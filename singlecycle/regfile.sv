==> flow/design.v <==
module regfile (
  input  logic [4:0]   i_rs1_addr,
  input  logic [4:0]   i_rs2_addr,
  input  logic [4:0]   i_rd_addr ,
  input  logic [31:0]  i_rd_data ,
  input  logic         i_clk     ,
  input  logic         i_rd_wren ,
  input  logic         i_rst     ,
  output logic [31:0]  o_rs1_data,
  output logic [31:0]  o_rs2_data,
  output logic [31:0]  checkx1   ,   
  output logic [31:0]  checkx2   ,
  output logic [31:0]  checkx3   ,
  output logic [31:0]  checkx4   ,
  output logic [31:0]  checkx5   ,
  output logic [31:0]  checkx6   ,
  output logic [31:0]  checkx7
);
  logic [31:0] Registers[31:0];
  integer j;
  always_comb begin
    o_rs1_data = Registers[i_rs1_addr];
    o_rs2_data = Registers[i_rs2_addr];
    checkx1 = Registers[1];
    checkx2 = Registers[2];
    checkx3 = Registers[3];
    checkx4 = Registers[4];
    checkx5 = Registers[5];
    checkx6 = Registers[6];
	 checkx7 = Registers[7];
  end
  always_ff @(posedge i_clk or posedge i_rst) begin
    if (i_rst) begin
      for(j = 0; j < 32;j = j + 1) begin
        Registers[j] <= 32'd0;
      end
    end else if (i_rd_wren && (|i_rd_addr)) begin     
      Registers[i_rd_addr] <= i_rd_data;
    end
  end
endmodule
---- From RTL to reports: regfile ----
What the tools print for regfile, step after step.
Line numbers count from 1 in the design file above.
Library cell names are shortened.
The mark n/a stands for no value.
design
  top ..................................... regfile
  clock port .............................. i_clk
  standard-cell library ................... sky130hd
  corner .................................. tt_025C_1v80

---- Elaborated design ----
Source: Yosys, flattened and elaborated. Widths are those after wreduce. Registers that Yosys merges into a memory's read port (data or address) are not register bits. Print and check cells do not count. Equal cells are merged and count once.
cells by class
  eq/ne operators ......................... 93
  muxes and demuxes ....................... 2
  reduce/logical cells .................... 37
operators by type and width
  kind                                          count
  case mux 32 bit (select 32 bit)               2
  equality test 5 bit with constant B           48
  equality test 5 x 4 -> 1 bit with constant B  24
  AND reduction 2 bit                           32
  equality test 5 x 3 -> 1 bit with constant B  12
  equality test 5 x 2 -> 1 bit with constant B  6
  equality test 5 x 1 -> 1 bit with constant B  3
  logical NOT 5 bit                             3
  OR reduction 5 bit                            1
  logical AND 1 bit                             1
storage and ports
  output and inout bits ................... 288
  elaborated cells ........................ 164
  bits in registers ....................... 1,024
  input bits .............................. 50

---- Logic depth ----
Depth = most cells in a row (Yosys ltp): at word level without a register or memory, in the mapped netlist without a sequential cell, where the memories' decode and read muxes count.
depth
  depth after elaboration ................. 3
  ABC_AREA ................................ 0
  depth in mapped cells ................... 10
  depth with buffers taken out ............ 6

---- After synthesis ----
Yosys stat after the flow's synthesis: flattened, memories mapped to cells. It holds for the ABC_AREA given above (unset counts as 0); a run with the other value may have another netlist.
cell types
  cell type  count  area in all (µm²)
  dfrtp_1    1,024  2.56E+04
  mux2_2     996    1.12E+04
  a22oi_1    750    5,630.4
  nand2_1    252    945.907
  buf_2      184    920.883
  clkbuf_1   197    739.459
  nand4_1    101    631.856
  nor2_1     154    578.054
  mux2i_1    45     450.432
  a21oi_1    84     420.403
  a22o_1     35     306.544
  nor3_1     55     275.264
  nand3_1    53     265.254
  a221oi_1   26     227.718
  a222oi_1   22     220.211
  nor4_1     35     218.96
  buf_4      26     195.187
  buf_1      44     165.158
Not listed: further types 49, cells in them 311.
synthesis totals
  mapped flip-flops ....................... 1,024
  buffers ................................. 456
  sequential area ......................... 25,624.6 µm²
  cells in the netlist .................... 4,394
  synthesis area .......................... 51,368.0 µm²

---- Worst setup path after synthesis ----
Path of least setup slack by OpenSTA after synthesis, without wires, with an ideal clock, recovery checks aside; 20% of the period is set as input and as output delay. Where synthesis merged equal registers, the netlist keeps one of their names.
timing after synthesis
  path type ............................... input to output
  start point ............................. input i_rs1_addr[3]
  end point ............................... output o_rs1_data[30]
  path slack .............................. 0.163 ns
  delay of the path ....................... 1.583 ns
  data required time ...................... 2.328 ns
  driving pins on the path ................ 9
  external input delay .................... 0.582 ns
  external output delay ................... 0.582 ns
  time at the first pin ................... 0.582 ns
  path buffers ............................ 4
  arrival time ............................ 2.165 ns
  period .................................. 2.91 ns
  synthesis period reached ................ 2.747 ns
"delay of the path" = arrival - input delay + setup time.
A path that ends at an output port has no setup time.
"driving pins on the path" counts driving pins, that of a launching flip-flop among them; a cell with two outputs on the path counts twice.
"synthesis period reached" = period - worst setup slack (recovery checks aside). The figure is calculated, with input and output delays left at 20% of the set period.
Between the ends stands the longest chain of elaborated cells between them, by number of cells; it is not shown to be the way that was timed. Of several equally long chains one is given.
A line is the first line of the expression or statement that the cell stems from. Yosys adds cells for indexed reads and writes and turns some case tables into memories.
on the way, after synthesis
  cell sequence ........................... buf_4 -> or3b_1 -> buf_2 -> nor2_2 -> buf_4 -> buf_4 -> a22oi_1 -> and3_1 -> a31oi_1
  cells in the longest elaborated chain ... 2
  elaborated cells on any way between the ends .. 33
  source lines of those cells ............. 1
  classes of those cells .................. eq/ne (31); mux (1); reduce/logical (1)
ends and longest elaborated chain, after synthesis
  item                             RTL line  text
  from (decl)                      2         input  logic [4:0]   i_rs1_addr,
  equality test 5 bit              22        o_rs1_data = Registers[i_rs1_addr];
  case mux 32 bit (select 32 bit)  22
  to (decl)                        9         output logic [31:0]  o_rs1_data,

---- Timing after layout ----
Path of least setup slack in the final report of run A (OpenROAD, finished layout, wires in). Where an end is a register, its clock arrival counts in the times.
timing post-layout
  path type ............................... input to output
  start point ............................. input i_rs2_addr[0]
  end point ............................... output o_rs2_data[1]
  period .................................. 4.27 ns
  driving pins on the path ................ 9
  time at the first pin ................... 0.85 ns
  path buffers ............................ 4
  data required time ...................... 3.42 ns
  external output delay ................... 0.85 ns
  path slack .............................. -0.20 ns
  arrival time ............................ 3.61 ns
  external input delay .................... 0.85 ns
Between the ends stands the longest chain of elaborated cells between them, by number of cells; it is not shown to be the way that was timed. Of several equally long chains one is given.
on the way, post-layout
  cell sequence ........................... clkbuf_4 -> buf_4 -> nand2_1 -> nor2_1 -> buf_4 -> a22oi_1 -> o211ai_1 -> o32a_1 -> clkdlybuf4s50_1
  cells in the longest elaborated chain ... 2
  elaborated cells on any way between the ends .. 33
  source lines of those cells ............. 1
  classes of those cells .................. eq/ne (31); mux (1); reduce/logical (1)
ends and longest elaborated chain, post-layout
  item                             RTL line  text
  from (decl)                      3         input  logic [4:0]   i_rs2_addr,
  equality test 5 bit              23        o_rs2_data = Registers[i_rs2_addr];
  case mux 32 bit (select 32 bit)  23
  to (decl)                        10        output logic [31:0]  o_rs2_data,

Subject: flow runs of regfile

Hi,

Measured data: module regfile, platform sky130hd, 2 stored runs of the flow under differing settings, order arbitrary. Input and output delays are each 20% of the period that was set; the output load is 0.01 pF.

======== run A ========
==> flow/run.sh <==
#!/bin/bash
# the make line also repeats the synthesis and layout settings of config.mk as NAME=value (left out here)
make -C /OpenROAD-flow-scripts/flow DESIGN_CONFIG=/design/flow/config.mk WORK_HOME=/design/flow/orfs CLKGATE_MAP_FILE= finish
==> flow/config.mk <==
export PLATFORM = sky130hd
export DESIGN_NAME = regfile
export DESIGN_NICKNAME = regfile
export VERILOG_FILES = /design/flow/design.v
export SDC_FILE = /design/flow/constraint.sdc
export NUM_CORES = 4
export LEC_CHECK = 0
export CAP_MARGIN = 20
export CORE_MARGIN = 2
export CORE_UTILIZATION = 59
export CTS_CLUSTER_SIZE = 62
export GPL_ROUTABILITY_DRIVEN = 1
export HOLD_SLACK_MARGIN = 0.3
export SLEW_MARGIN = 20
export TNS_END_PERCENT = 10
==> flow/constraint.sdc <==
create_clock -name core_clock -period 4.27 [get_ports {i_clk}]
set_input_delay 0.8540 -clock core_clock [delete_from_list [all_inputs] [get_ports {i_clk}]]
set_output_delay 0.8540 -clock core_clock [all_outputs]
set_load 0.01 [all_outputs]

-------- measured, run A --------
  worst setup slack after layout .......... -0.197 ns
  chip area after synthesis (Yosys) ....... 51,368.0 µm²
  std-cell area (final layout) ............ 65,988.3 µm²
  final setup TNS ......................... -1.672 ns
  area of the die ......................... 89,439.9 µm²
  post-route utilization .................. 76.3%

======== run B ========
==> flow/run.sh <==
#!/bin/bash
# the make line also repeats the synthesis and layout settings of config.mk as NAME=value (left out here)
make -C /OpenROAD-flow-scripts/flow DESIGN_CONFIG=/design/flow/config.mk WORK_HOME=/design/flow/orfs CLKGATE_MAP_FILE= finish
==> flow/config.mk <==
export PLATFORM = sky130hd
export DESIGN_NAME = regfile
export DESIGN_NICKNAME = regfile
export VERILOG_FILES = /design/flow/design.v
export SDC_FILE = /design/flow/constraint.sdc
export NUM_CORES = 4
export LEC_CHECK = 0
export CAP_MARGIN = 15
export CORE_ASPECT_RATIO = 0.75
export CORE_MARGIN = 2
export CORE_UTILIZATION = 47
export GPL_ROUTABILITY_DRIVEN = 1
export GPL_TIMING_DRIVEN = 1
export HOLD_SLACK_MARGIN = 0.1
export PLACE_DENSITY_LB_ADDON = 0.27
export SETUP_SLACK_MARGIN = 0.32
export SLEW_MARGIN = 20
==> flow/constraint.sdc <==
create_clock -name core_clock -period 1.7 [get_ports {i_clk}]
set_input_delay 0.3400 -clock core_clock [delete_from_list [all_inputs] [get_ports {i_clk}]]
set_output_delay 0.3400 -clock core_clock [all_outputs]
set_load 0.01 [all_outputs]

-------- measured, run B --------
  worst setup slack after layout .......... -1.310 ns
  chip area after synthesis (Yosys) ....... 51,368.0 µm²
  std-cell area (final layout) ............ 81,454.4 µm²
  final setup TNS ......................... -97.900 ns
  area of the die ......................... 111,982.0 µm²
  post-route utilization .................. 75.5%

Regards
